==> flow/design.v <==
module CU (clk, rst, next_state, change_iteration, done, total_iteration_in, step, total_iteration, iteration);
    input clk, rst;
    input [4:0] next_state;
    input [11:0] total_iteration_in;
    output reg change_iteration, done;
    output [3:0] step;
    output [11:0] total_iteration, iteration;
    reg [3:0] step_counter;
    reg [11:0] total_iteration_reg, iteration_counter;
    always @(posedge clk ) begin
        if(rst) begin
            total_iteration_reg <= total_iteration_in;
            step_counter <= 4'd0;
            iteration_counter <= 12'd0;
            done <= 0;
        end
        else begin
            step_counter <= step_counter + 4'd1;
            change_iteration = 1'b0;
            if (next_state == 5'd25) begin
                step_counter <= 4'd14;
            end
            if (step_counter == 4'd14) begin
                change_iteration = 1'b1;
            end
            if (step_counter == 4'd15) begin
                step_counter <= 4'd0;
                iteration_counter <= iteration_counter + 1;
            end
            if (iteration_counter == total_iteration_reg) begin
                done <= 1;
            end
        end
    end
    assign step = step_counter;
    assign iteration = iteration_counter;
    assign total_iteration = total_iteration_reg;
endmodule 
# ---- Step by step through the tools: CU
# What the tools print for CU, step after step.
# Line numbers count from 1 in the design file above.
# Library cell names are shortened.
# Not given: n/a
dict set report design {
  top {CU}
  clk_port {clk}
  cell_library {sky130hd}
  corner {tt_025C_1v80}
}

# ---- Word level
# Source: Yosys, flattened and elaborated, memories not mapped. Widths are those after wreduce. Registers that Yosys merges into a memory's read port (data or address) are not register bits. Print and check cells do not count. Equal cells are merged and count once.
dict set report op_classes {
  addsub 2
  eq_ne 4
  n_mux 2
  n_reduce_logical 2
}
# op n
set op_table {}
lappend op_table {{12-bit by 1-bit adder with 12-bit output with constant B} 1}
lappend op_table {{12-bit == test} 1}
lappend op_table {{4-bit == test with constant B} 2}
lappend op_table {{5-bit == test with constant B} 1}
lappend op_table {{4-bit by 1-bit adder with 4-bit output with constant B} 1}
lappend op_table {{4-bit two-way mux} 1}
lappend op_table {{3-bit OR reduction} 1}
lappend op_table {{2-bit OR reduction} 1}
lappend op_table {{1-bit two-way mux} 1}
dict set report word_totals {
  reg_bits 30
  in_bits 19
  output_inout_bits 30
  elab_cells 16
}

# ---- Longest topological paths
# Longest topological path by Yosys (ltp), each cell counted once; first at word level (registers and memories cut), then after technology mapping (sequential cells cut; the memories' decode and read muxes count).
dict set report depth {
  depth_word 2
  abc_area 0
  ltp_mapped 6
  depth_no_buf 5
}

# ---- Mapped cells and area
# Source: synth_stat.txt of the flow (Yosys; design flattened, memories mapped). It holds for the ABC_AREA given above (unset counts as 0); a run with the other value may have another netlist.
# Totals and module areas in this step are rounded.
dict set report mapped {
  cells 114
  synth_area_um2 1400
  seqArea_um2 730
  ffs 30
  n_buf 4
}
# type n type_area_um2
set types {}
lappend types {edfxtp_1 13 390.374}
lappend types {dfxtp_1 17 340.326}
lappend types {xor2_1 13 113.859}
lappend types {xnor2_1 8 70.067}
lappend types {nor4_4 3 63.811}
lappend types {nor2_1 11 41.29}
lappend types {ha_1 3 37.536}
lappend types {nor3_1 5 25.024}
lappend types {nor4_1 4 25.024}
lappend types {nand2_1 6 22.522}
lappend types {nand4_4 1 21.27}
lappend types {a311oi_1 2 17.517}
lappend types {and3_2 2 15.014}
lappend types {inv_1 4 15.014}
lappend types {nand3_1 3 15.014}
lappend types {nand4_2 1 12.512}
lappend types {buf_6 1 11.261}
lappend types {clkbuf_1 3 11.261}
# Other cell types: 12; their cells: 14.

# ---- Timing after synthesis
# OpenSTA on the mapped netlist: ideal clock, no wires. The path of least setup slack (recovery checks aside). Input and output delay are each 20% of the period. Register names are those of the netlist, which keeps one name where synthesis merged equal registers.
dict set report synth_timing {
  kind {register to register}
  startpoint {register step_counter[0]}
  endpoint {register iteration_counter[11]}
  period_ns 2.43
  setup_ns 0.128
  launch_ns 0.000
  arrival_ns 1.403
  required_time_ns 2.302
  slack_ns 0.899
  path_delay_ns 1.531
  path_stages 7
  n_path_buf 1
  synth_period_reached_ns 1.531
}
# "path_delay_ns" is the arrival time less input delay plus setup time.
# "path_stages": output pins that drive a net of the path, with the launching flip-flop's if there is one; two outputs of one cell count as two.
# "synth_period_reached_ns" = period - worst setup slack (recovery checks aside). The figure is calculated, with input and output delays left at 20% of the set period.
# Between the ends stands the longest chain of elaborated cells between them, by number of cells; it is not shown to be the way that was timed. Of several equally long chains one is given.
# Each line given opens the expression or statement behind the cell; cells for indexed reads and writes are added by Yosys, which also makes memories of some case tables.
# At most two assigning lines are given for a register; there are more.
dict set report synth_via {
  cell_sequence {dfxtp_1 ha_1 nand4_2 buf_6 nor4_4 xnor2_1 nor2_1}
  elab_chain_cells 1
  cells_between 1
  cone_lines 1
  classes_between {eq/ne (1)}
}
# element line_no
set synth_rtl {}
lappend synth_rtl {{from (decl)} 8} ;# reg [3:0] step_counter;
lappend synth_rtl {{from (assign)} 13} ;# step_counter <= 4'd0;
lappend synth_rtl {{from (assign)} 18} ;# step_counter <= step_counter + 4'd1;
lappend synth_rtl {{4-bit == test} 26} ;# if (step_counter == 4'd15) begin
lappend synth_rtl {{to (assign)} 14} ;# iteration_counter <= 12'd0;
lappend synth_rtl {{to (assign)} 28} ;# iteration_counter <= iteration_counter + 1;
lappend synth_rtl {{to (decl)} 9} ;# reg [11:0] total_iteration_reg, iteration_counter;

# ---- Timing after layout
# From the final timing report of stored run 1: the path of least setup slack in the routed layout; clock arrival at registers is part of the times.
dict set report layout_timing {
  kind {register to output}
  startpoint {register iteration_counter[4]}
  endpoint {output port iteration[4]}
  period_ns 2.38
  out_delay_ns 0.48
  launch_ns 0.32
  arrival_ns 1.45
  required_time_ns 1.90
  slack_ns 0.45
  path_stages 2
  n_path_buf 1
}
dict set report layout_via {
  cell_sequence {dfxtp_1 clkdlybuf4s50_1}
  elab_chain_cells 0
  cells_between 0
  cone_lines 0
}
# element line_no
set layout_rtl {}
lappend layout_rtl {{from (decl)} 9} ;# reg [11:0] total_iteration_reg, iteration_counter;
lappend layout_rtl {{from (assign)} 14} ;# iteration_counter <= 12'd0;
lappend layout_rtl {{from (assign)} 28} ;# iteration_counter <= iteration_counter + 1;
lappend layout_rtl {{to (decl)} 7} ;# output [11:0] total_iteration, iteration;

; 2 stored runs of CU in the flow (synthesis by Yosys, layout by OpenROAD, sky130hd cells), in arbitrary order. Constraints: input delay and output delay 20% of the set period each, output load 0.01 pF.
; "achieved_period_ns": clock period set for the run, less the worst setup slack. It is reckoned from that one timing run; input and output delays stay at 20% of the period that was set.
; By "worst_path_allowed_less_slack_ns" is meant the share of the clock period that the worst setup path is allowed (20% is reserved at inputs, 20% at outputs), minus its slack. Clock arrival times at its registers enter into it.
; "power_total_mw": no workload was simulated; the value follows from the tool's default switching activity.
; The results are shown rounded.

[stored run 1: settings]
period_ns = 2.38
CAP_MARGIN = 20
CORE_MARGIN = 2
CORE_UTILIZATION = 40
SLEW_MARGIN = 20
[stored run 1: results]
post_synth_area_um2 = 1400
total_die_area_um2 = 3900
finish.stdcell_area_um2 = 1900
post_route_util_pct = 59
final_setup_ws_ns = 0.45
setup_tns_ns = 0.000
hold_ws_ns = 0.49
power_total_mw = 0.99
achieved_period_ns = 1.926
worst_path_allowed_less_slack_ns = 1.45
path_kind = register to output

[stored run 2: settings]
period_ns = 1.75
CORE_UTILIZATION = 48
PLACE_DENSITY_LB_ADDON = 0.14
CELL_PAD_IN_SITES_GLOBAL_PLACEMENT = 1
ABC_AREA = 0
GPL_TIMING_DRIVEN = 0
CTS_CLUSTER_SIZE = 74
MIN_ROUTING_LAYER = met2
CAP_MARGIN = 20
CORE_MARGIN = 2
SLEW_MARGIN = 20
[stored run 2: results]
post_synth_area_um2 = 1400
total_die_area_um2 = 3300
finish.stdcell_area_um2 = 1900
post_route_util_pct = 72
final_setup_ws_ns = 0.046
setup_tns_ns = 0.000
hold_ws_ns = 0.51
power_total_mw = 1.3
achieved_period_ns = 1.704
worst_path_allowed_less_slack_ns = 1.35
path_kind = register to output
